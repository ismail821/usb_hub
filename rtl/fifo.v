==> flow/design.v <==
module fifo #(
  parameter integer FIFO_DATA_DEPTH=16,
  parameter integer FIFO_DATA_WIDTH=8
)(
  input wire clk,
  input wire rst,
  input wire [FIFO_DATA_WIDTH-1:0] w_data,
  input wire wr_en,
  input wire rd_en,
  output     flag_full,
  output     flag_empty, 
  output reg [FIFO_DATA_WIDTH-1:0] r_data
);
  reg [$clog2(FIFO_DATA_DEPTH)-1:0] wr_ptr;
  reg [$clog2(FIFO_DATA_DEPTH)-1:0] rd_ptr;
  reg [FIFO_DATA_DEPTH-1:0]      sum;
  reg [FIFO_DATA_WIDTH-1:0] storage [FIFO_DATA_DEPTH-1:0];
  assign flag_full  = &sum; 
  assign flag_empty = ~ (|sum)&&(~rst);  
  always@(posedge clk or posedge rst)begin
    if(rst)begin
      wr_ptr     <= 0;
      rd_ptr     <= 0;
      r_data     <= 0;
      sum        <= 0;
      storage[0] <= 0;
    end
    else begin
      if(wr_en && ~flag_full)begin
        storage[wr_ptr] <= w_data;
        sum[wr_ptr]     <= 1; 
        wr_ptr          <= wr_ptr+1;
      end
      if(rd_en && ~flag_empty)begin
        r_data          <= storage[rd_ptr];
        sum[rd_ptr]     <= 0;
        rd_ptr          <= (rd_ptr+1);
      end  
    end
  end
endmodule
# Step by step through the tools: fifo
# Tool output for the design above, in the order of the flow.
# Lines are those of the file above, counted from 1.
# Operators carry their Yosys type and port widths (W data, S select, Z words).
# Library cell names are shortened.
# The mark n/a stands for no value.
[inputs]
top = "fifo"
clock_port = "clk"
library = "sky130hd"
corner = "tt_025C_1v80"

# Word-level counts
# Yosys after proc, flatten, opt, wreduce and memory -nomap, before mapping. Print and check cells are not counted. Equal cells are merged and count once.
[classes]
add_sub_neg = 4
eq_ne = 30
n_shift = 3
mux = 3
n_logic = 10
reduce_logical = 23
[op_table]
columns = ["op", "count"]
rows = [
  ["$pmux W8 S16", 1],
  ["$eq A4 B4 Y1 const B", 16],
  ["$shift A1 B5 Y16 const A", 3],
  ["$reduce_and A3 Y1", 15],
  ["$and A16 B16 Y16", 2],
  ["$or A16 B16 Y16", 2],
  ["$not A16 Y16", 2],
  ["$eq A4 B3 Y1 const B", 8],
  ["$mux W16", 2],
  ["$reduce_and A16 Y1", 1],
  ["$reduce_or A16 Y1", 1],
  ["$eq A4 B2 Y1 const B", 4],
  ["$neg A4 Y5", 2],
  ["$add A4 B1 Y4 const B", 2],
  ["$eq A4 B1 Y1 const B", 2],
  ["$logic_not A4 Y1", 2],
  ["$not A1 Y1", 4],
  ["$logic_and A1 B1 Y1", 3],
  ["$reduce_and A2 Y1", 1],
]
[bits]
reg_bits = 160
input_bits = 12
output_inout_bits = 10
wordCells = 93

# Depth
# Longest topological path by Yosys (ltp), each cell counted once; first at word level (registers and memories cut), then after technology mapping (sequential cells cut; the memories' decode and read muxes count).
[depth]
word_depth = 9
ABC_AREA = 0
mapped_depth = 10
mapped_depth_nobuf = 7

# Synthesis result
# The flow's flattened synthesis, as Yosys stat reports it; memories are mapped. The netlist is that of the ABC_AREA named above (0 if unset); the other value can give another one.
[mapped]
stdcells = 494
yosys_area_um2 = 6744.0
seqArea_um2 = 4604.4
ff_cells = 160
n_buf = 29
[types]
columns = ["cell", "count", "area_total_um2"]
rows = [
  ["edfxtp_1", 120, 3.6E+03],
  ["dfrtp_1", 40, 1000.96],
  ["a21oi_1", 34, 170.163],
  ["mux2_2", 15, 168.912],
  ["nor2_1", 45, 168.912],
  ["a22oi_1", 19, 142.637],
  ["ha_1", 10, 125.12],
  ["nand2_1", 31, 116.362],
  ["mux2i_1", 10, 100.096],
  ["a22o_1", 11, 96.342],
  ["a221oi_1", 10, 87.584],
  ["o21ai_0", 17, 85.082],
  ["a222oi_1", 8, 80.077],
  ["nand3_1", 15, 75.072],
  ["buf_2", 11, 55.053],
  ["inv_1", 14, 52.55],
  ["buf_6", 4, 45.043],
  ["nor3_1", 9, 45.043],
]
# Not listed: further types 31, cells in them 71.

# Worst setup path after synthesis
# OpenSTA on the mapped netlist: ideal clock, no wires. The path of least setup slack (recovery checks aside). Input and output delay are each 20% of the period. Register names are those of the netlist, which keeps one name where synthesis merged equal registers.
[synth_path]
kind = "reg-to-reg"
startpoint = "register wr_ptr[0]"
endpoint = "register storage[8][0]"
period_ns = 2.82
setup_time_ns = 0.395
launch_ns = 0.000
arrival_ns = 1.858
t_required_ns = 2.425
path_slack_ns = 0.567
path_delay_ns = 2.253
stages = 6
n_path_buf = 1
synth_period_reached_ns = 2.253
# "path_delay_ns" = arrival - input delay + setup time.
# "stages" counts driving pins, that of a launching flip-flop among them; a cell with two outputs on the path counts twice.
# "synth_period_reached_ns" is the clock period less the worst setup slack; recovery checks do not enter. This is arithmetic on one report: input and output delays are still those of the set period (20% each).
# The rows between start and end are the longest chain of elaborated cells between them; the timing report does not say that the signal goes this way. Where chains are equally long, one stands for them.
# A line is the first line of the expression or statement that the cell stems from. Yosys adds cells for indexed reads and writes and turns some case tables into memories.
[synth_via]
cell_sequence = "dfrtp_1 > inv_1 > ha_1 > clkbuf_1 > nand2_1 > nor4_1"
elab_chain_cells = 2
cells_between = 2
cone_lines = 1
classes_between = "1 x eq/ne; 1 x reduce/logical"
[synth_lines]
columns = ["element", "line_no", "rtl"]
rows = [
  ["start: declaration", 14, "reg [$clog2(FIFO_DATA_DEPTH)-1:0] wr_ptr;"],
  ["start: assignment", 22, "wr_ptr     <= 0;"],
  ["start: assignment", 32, "wr_ptr          <= wr_ptr+1;"],
  ["$eq A4 B4 Y1", 30, "storage[wr_ptr] <= w_data;"],
  ["$reduce_and A3 Y1", "n/a", ""],
  ["end: assignment", 30, ""],
  ["end: declaration", 17, "reg [FIFO_DATA_WIDTH-1:0] storage [FIFO_DATA_DEPTH-1:0];"],
]

# Timing after layout
# From the final timing report of run 1: the path of least setup slack in the routed layout; clock arrival at registers is part of the times.
[layout_path]
kind = "reg-to-reg"
startpoint = "register rd_ptr[1]"
endpoint = "register r_data[6]"
period_ns = 2.34
setup_time_ns = 0.11
launch_ns = 0.42
arrival_ns = 2.59
t_required_ns = 2.64
path_slack_ns = 0.06
stages = 10
n_path_buf = 4
# The rows between start and end are the longest chain of elaborated cells between them; the timing report does not say that the signal goes this way. Where chains are equally long, one stands for them.
[layout_via]
cell_sequence = "dfrtp_1 > buf_4 > ha_1 > buf_12 > buf_4 > a222oi_1 > o21ai_0 > a211oi_2 > buf_4 > o31ai_1"
elab_chain_cells = 2
cells_between = 17
cone_lines = 1
classes_between = "15 x eq/ne; 1 x mux; 1 x reduce/logical"
[layout_lines]
columns = ["element", "line_no", "rtl"]
rows = [
  ["start: declaration", 15, "reg [$clog2(FIFO_DATA_DEPTH)-1:0] rd_ptr;"],
  ["start: assignment", 23, "rd_ptr     <= 0;"],
  ["start: assignment", 37, "rd_ptr          <= (rd_ptr+1);"],
  ["$eq A4 B4 Y1", 35, "r_data          <= storage[rd_ptr];"],
  ["$pmux W8 S16", 35, ""],
  ["end: assignment", 24, "r_data     <= 0;"],
  ["end: assignment", 35, ""],
  ["end: declaration", 12, "output reg [FIFO_DATA_WIDTH-1:0] r_data"],
]

# Measured data: module fifo, platform sky130hd, 2 stored runs of the flow under differing settings, order arbitrary. Input and output delays are each 20% of the period that was set; the output load is 0.01 pF.
# "timing.achieved_period_ns" means the clock period less the worst setup slack. The figure is calculated, with input and output delays left at 20% of the set period.
# "timing.worst_path_ns" = time allowed to the worst setup path (clock period - input delay - output delay, where it has them) - its slack; a late launch clock adds to it, a late capture clock takes from it.
# "power_total_uw" rests on the timing tool's default activity at the inputs, not on a simulated workload.

[[run]]
name = "run 1"
[run.settings]
period_ns = 2.34
CAP_MARGIN = 20
CORE_MARGIN = 2
CORE_UTILIZATION = 40
SLEW_MARGIN = 20
[run.results]
post_route_util_frac = 0.5
timing.achieved_period_ns = 2.282
die_footprint_um2 = 17914.5
total_negative_slack_ns = 0.000
timing.worst_path_ns = 2.28
critical_path_type = "reg-to-reg"
final_setup_ws_ns = 0.058
layout_stdcell_area_um2 = 8267.9
synth_chip_area_um2 = 6744.0
power_total_uw = 10932

[[run]]
name = "run 2"
[run.settings]
period_ns = 2.64
CORE_UTILIZATION = 26
PLACE_DENSITY_LB_ADDON = 0.19
CORE_MARGIN = 4
CELL_PAD_IN_SITES_GLOBAL_PLACEMENT = 0
CELL_PAD_IN_SITES_DETAIL_PLACEMENT = 2
CTS_CLUSTER_SIZE = 74
MIN_ROUTING_LAYER = "met1"
MAX_ROUTING_LAYER = "met5"
CAP_MARGIN = 20
SLEW_MARGIN = 20
[run.results]
post_route_util_frac = 0.324
timing.achieved_period_ns = 2.529
die_footprint_um2 = 28579.6
total_negative_slack_ns = 0.000
timing.worst_path_ns = 2.53
critical_path_type = "reg-to-reg"
final_setup_ws_ns = 0.111
layout_stdcell_area_um2 = 8214.1
synth_chip_area_um2 = 6744.0
power_total_uw = 9561
